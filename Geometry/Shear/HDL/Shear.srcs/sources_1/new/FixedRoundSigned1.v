==> flow/design.v <==
`timescale 1ns / 1ps
module FixedRoundSigned1(
	clk,
	fixed_num,
	round,
	overflow
	);
	parameter num_width = 42;
	parameter fixed_pos = 16;
	parameter res_width = 12;
	input clk;
	input signed [num_width - 1 : 0] fixed_num;
	output reg signed [res_width : 0] round;
	output reg overflow;
	reg signed [num_width - 1 : 0] num_orig;
	reg num_orig_sflag, num_orig_rflag, reg_overflow;
	reg signed [res_width : 0] num_comp;
	always @(posedge clk) begin
		num_orig <= fixed_num[num_width - 1] == 0 ? fixed_num : 
			{fixed_num[num_width - 1], ~(fixed_num[num_width - 2 : 0] - 1)};
		num_comp <= num_orig[num_width - 1] == 0 ? 
			{num_orig[num_width - 1], num_orig[res_width + fixed_pos - 1 : fixed_pos]} : 
			{num_orig[num_width - 1], ~num_orig[res_width + fixed_pos - 1 : fixed_pos] + 1};
		reg_overflow <= num_orig[num_width - 2 : res_width + fixed_pos] == 0 ? 0 : 1;
		overflow <= reg_overflow;
		num_orig_sflag <= num_orig[num_width - 1];
		num_orig_rflag <= num_orig[fixed_pos - 1];
		case(num_orig_sflag)
			0 : round <= num_orig_rflag == 0 ? num_comp : num_comp + 1;
			1 : round <= num_orig_rflag == 0 ? num_comp : num_comp - 1;
			default :  ;
		endcase
	end
endmodule
### From RTL to reports: FixedRoundSigned1

What the tools print for FixedRoundSigned1, step after step.
Lines are those of the file above, counted from 1.
Operators: Yosys type, input widths -> output width; for muxes data width and select width s.
The mark n/a stands for no value.

| design | value |
|---|---|
| top | FixedRoundSigned1 |
| clock input | clk |
| cell library | sky130hd |
| timing corner | tt_025C_1v80 |

### Word level

Source: Yosys, flattened and elaborated, memories not mapped. Widths are those after wreduce; folded enables and synchronous resets count as part of the registers. Registers that Yosys merges into a memory's read port (data or address) are not register bits. Print and check cells do not count. Equal cells are merged and count once.

| cells by class | value |
|---|---|
| add/sub/neg operators | 4 |
| multiplexer cells | 6 |
| bitwise logic cells | 3 |
| reduce/logical cells | 1 |

Operators by type and width:

| cell | count |
|---|---|
| $mux 42 | 1 |
| $sub 41x1->41 const B | 1 |
| $not 41->41 | 1 |
| $pmux 13 s2 | 1 |
| $mux 13 | 2 |
| $not 12->13 | 1 |
| $add 13x1->13 const B | 1 |
| $add 13x2->13 const B | 1 |
| $sub 13x2->13 const B | 1 |
| $logic_not 13->1 | 1 |
| $mux 12 | 1 |
| $not 1->1 | 1 |
| $mux 1 | 1 |

| bit counts | value |
|---|---|
| flip-flop bits (word level) | 72 |
| bits of input ports | 43 |
| output and inout bits | 14 |
| cells after elaboration | 22 |

### Longest topological paths

Longest topological path by Yosys (ltp), each cell counted once; first at word level (registers and memories cut), then after technology mapping (sequential cells cut; the memories' decode and read muxes count).

| logic depth | value |
|---|---|
| word-level depth | 3 |
| ABC_AREA | 0 |
| gate-level depth with buffers | 7 |
| depth with buffers taken out | 7 |

### Netlist

Yosys stat after the flow's synthesis: flattened, memories mapped to cells. It holds for the ABC_AREA given above (unset counts as 0); a run with the other value may have another netlist.
Totals and module areas in this step are rounded.

Cell types:

| cell | count | area in all (um2) |
|---|---|---|
| sky130_fd_sc_hd__dfxtp_1 | 57 | 1.14E+03 |
| sky130_fd_sc_hd__xnor2_1 | 45 | 394.128 |
| sky130_fd_sc_hd__nand2_1 | 21 | 78.826 |
| sky130_fd_sc_hd__o21ai_0 | 15 | 75.072 |
| sky130_fd_sc_hd__o31ai_1 | 10 | 75.072 |
| sky130_fd_sc_hd__o41ai_1 | 8 | 70.067 |
| sky130_fd_sc_hd__nor2_1 | 14 | 52.55 |
| sky130_fd_sc_hd__or4_1 | 6 | 45.043 |
| sky130_fd_sc_hd__nand3_1 | 8 | 40.038 |
| sky130_fd_sc_hd__ha_1 | 3 | 37.536 |
| sky130_fd_sc_hd__nor4_1 | 6 | 37.536 |
| sky130_fd_sc_hd__or3_1 | 6 | 37.536 |
| sky130_fd_sc_hd__xor2_1 | 4 | 35.034 |
| sky130_fd_sc_hd__clkbuf_1 | 8 | 30.029 |
| sky130_fd_sc_hd__nor3_1 | 5 | 25.024 |
| sky130_fd_sc_hd__or4_4 | 2 | 22.522 |
| sky130_fd_sc_hd__or4b_2 | 2 | 20.019 |
| sky130_fd_sc_hd__inv_1 | 5 | 18.768 |

Not listed: further types 20, cells in them 26.

| synthesis totals | value |
|---|---|
| cell count | 251 |
| mapped area | 0.00243 mm2 |
| sequential part of the area | 0.00114 mm2 |
| flip-flops | 57 |
| buffers | 10 |

### Path before layout

Source: OpenSTA report_checks on the synthesized netlist (no wires, ideal clock, input and output delay 20% of the period each), path of least setup slack; recovery checks are left aside. Register names are those of the netlist, which keeps one name where synthesis merged equal registers.

| path after synthesis | value |
|---|---|
| path kind | input port to flip-flop |
| from | input fixed_num[28] |
| to | register num_orig[39] |
| period | 3.38 ns |
| external input delay | 0.676 ns |
| setup time | 0.072 ns |
| time at the first pin | 0.676 ns |
| arrival time | 2.298 ns |
| data required time | 3.308 ns |
| slack | 1.010 ns |
| delay of the path | 1.694 ns |
| stages on the path | 6 |
| buffers on the path | 1 |
| period reached after synthesis | 2.37 ns |

"delay of the path" is the arrival time less input delay plus setup time.
"stages on the path": output pins that drive a net of the path, with the launching flip-flop's if there is one; two outputs of one cell count as two.
"period reached after synthesis" = period - worst setup slack (recovery checks aside). The figure is calculated, with input and output delays left at 20% of the set period.
Between the ends stands the longest chain of elaborated cells between them, by number of cells; it is not shown to be the way that was timed. Of several equally long chains one is given.
Each line given opens the expression or statement behind the cell; cells for indexed reads and writes are added by Yosys, which also makes memories of some case tables.

| on the way, after synthesis | value |
|---|---|
| cell sequence | sky130_fd_sc_hd__or4_1 sky130_fd_sc_hd__or3_1 sky130_fd_sc_hd__buf_6 sky130_fd_sc_hd__or4_4 sky130_fd_sc_hd__o21ai_2 sky130_fd_sc_hd__xnor2_1 |
| length of the longest elaborated chain | 3 |
| elaborated cells on any way between the ends | 3 |
| source lines of those cells | 2 |
| those cells by class | add/sub: 1; mux: 1; logic: 1 |

Ends and longest elaborated chain, after synthesis:

| element | RTL line | source |
|---|---|---|
| start, declared | 12 | `input signed [num_width - 1 : 0] fixed_num;` |
| $sub 41x1->41 | 20 | `{fixed_num[num_width - 1], ~(fixed_num[num_width - 2 : 0] - 1)};` |
| $not 41->41 | 20 |  |
| $mux 42 | 19 | `num_orig <= fixed_num[num_width - 1] == 0 ? fixed_num :` |
| end, assigned | 19 |  |
| end, declared | 15 | `reg signed [num_width - 1 : 0] num_orig;` |

### Timing after layout

From the final timing report of run 1: the path of least setup slack in the routed layout; clock arrival at registers is part of the times.

| path post-layout | value |
|---|---|
| path kind | input port to flip-flop |
| from | input fixed_num[24] |
| to | register num_orig[39] |
| period | 3.26 ns |
| external input delay | 0.65 ns |
| setup time | 0.07 ns |
| time at the first pin | 0.65 ns |
| arrival time | 2.86 ns |
| data required time | 3.51 ns |
| slack | 0.65 ns |
| stages on the path | 6 |
| buffers on the path | 1 |

Between the ends stands the longest chain of elaborated cells between them, by number of cells; it is not shown to be the way that was timed. Of several equally long chains one is given.

| on the way, post-layout | value |
|---|---|
| cell sequence | sky130_fd_sc_hd__clkdlybuf4s50_1 sky130_fd_sc_hd__or4_1 sky130_fd_sc_hd__or3_1 sky130_fd_sc_hd__or4_4 sky130_fd_sc_hd__o21ai_2 sky130_fd_sc_hd__xnor2_1 |
| length of the longest elaborated chain | 3 |
| elaborated cells on any way between the ends | 3 |
| source lines of those cells | 2 |
| those cells by class | add/sub: 1; mux: 1; logic: 1 |

Ends and longest elaborated chain, post-layout:

| element | RTL line | source |
|---|---|---|
| start, declared | 12 | `input signed [num_width - 1 : 0] fixed_num;` |
| $sub 41x1->41 | 20 | `{fixed_num[num_width - 1], ~(fixed_num[num_width - 2 : 0] - 1)};` |
| $not 41->41 | 20 |  |
| $mux 42 | 19 | `num_orig <= fixed_num[num_width - 1] == 0 ? fixed_num :` |
| end, assigned | 19 |  |
| end, declared | 15 | `reg signed [num_width - 1 : 0] num_orig;` |

Appendix: measured runs

Measured data: module FixedRoundSigned1, platform sky130hd, 2 stored runs of the flow under differing settings, order arbitrary. Input and output delays are each 20% of the period that was set; the output load is 0.01 pF.
"clock period achieved" is the run's clock period less its worst setup slack. It is reckoned from that one timing run; input and output delays stay at 20% of the period that was set.
"time used up by the worst setup path" means the part of the period allowed to the worst setup path (the constraints hold back 20% at inputs and 20% at outputs) less its slack; where the path has registers, the arrival times of their clocks count too.
The measured numbers are rounded.
A setting shown as n/a is not set for that run.

| setting or result | run 1 | run 2 |
|---|---|---|
| period_ns | 3.26 | 2.12 |
| CORE_UTILIZATION | 23 | 44 |
| PLACE_DENSITY | 0.67 | n/a |
| CORE_ASPECT_RATIO | 1.73 | n/a |
| CELL_PAD_IN_SITES_GLOBAL_PLACEMENT | 2 | n/a |
| GPL_ROUTABILITY_DRIVEN | 0 | n/a |
| CTS_CLUSTER_SIZE | 55 | n/a |
| CAP_MARGIN | 30 | 20 |
| SLEW_MARGIN | 15 | 5 |
| CORE_MARGIN | 2 | 7 |
| PLACE_DENSITY_LB_ADDON | n/a | 0.23 |
| HOLD_SLACK_MARGIN | n/a | 0.16 |
| TNS_END_PERCENT | n/a | 90 |
| GPL_TIMING_DRIVEN | n/a | 1 |
| worst slack on setup checks (ns) | 0.650 | 0.013 |
| summed negative setup slack (ns) | 0.000 | 0.000 |
| final design utilization | 0.329 | 0.699 |
| time used up by the worst setup path (ns) | 1.96 | 1.68 |
| worst setup path kind | input port to flip-flop | input port to flip-flop |
| post-synthesis cell area (mm2) | 0.00243 | 0.00243 |
| full die area (mm2) | 0.0115 | 0.00781 |
| post-route worst hold slack (ns) | 0.323 | 0.327 |
| clock period achieved (ns) | 2.610 | 2.107 |
| standard-cell area after layout (mm2) | 0.00341 | 0.00364 |
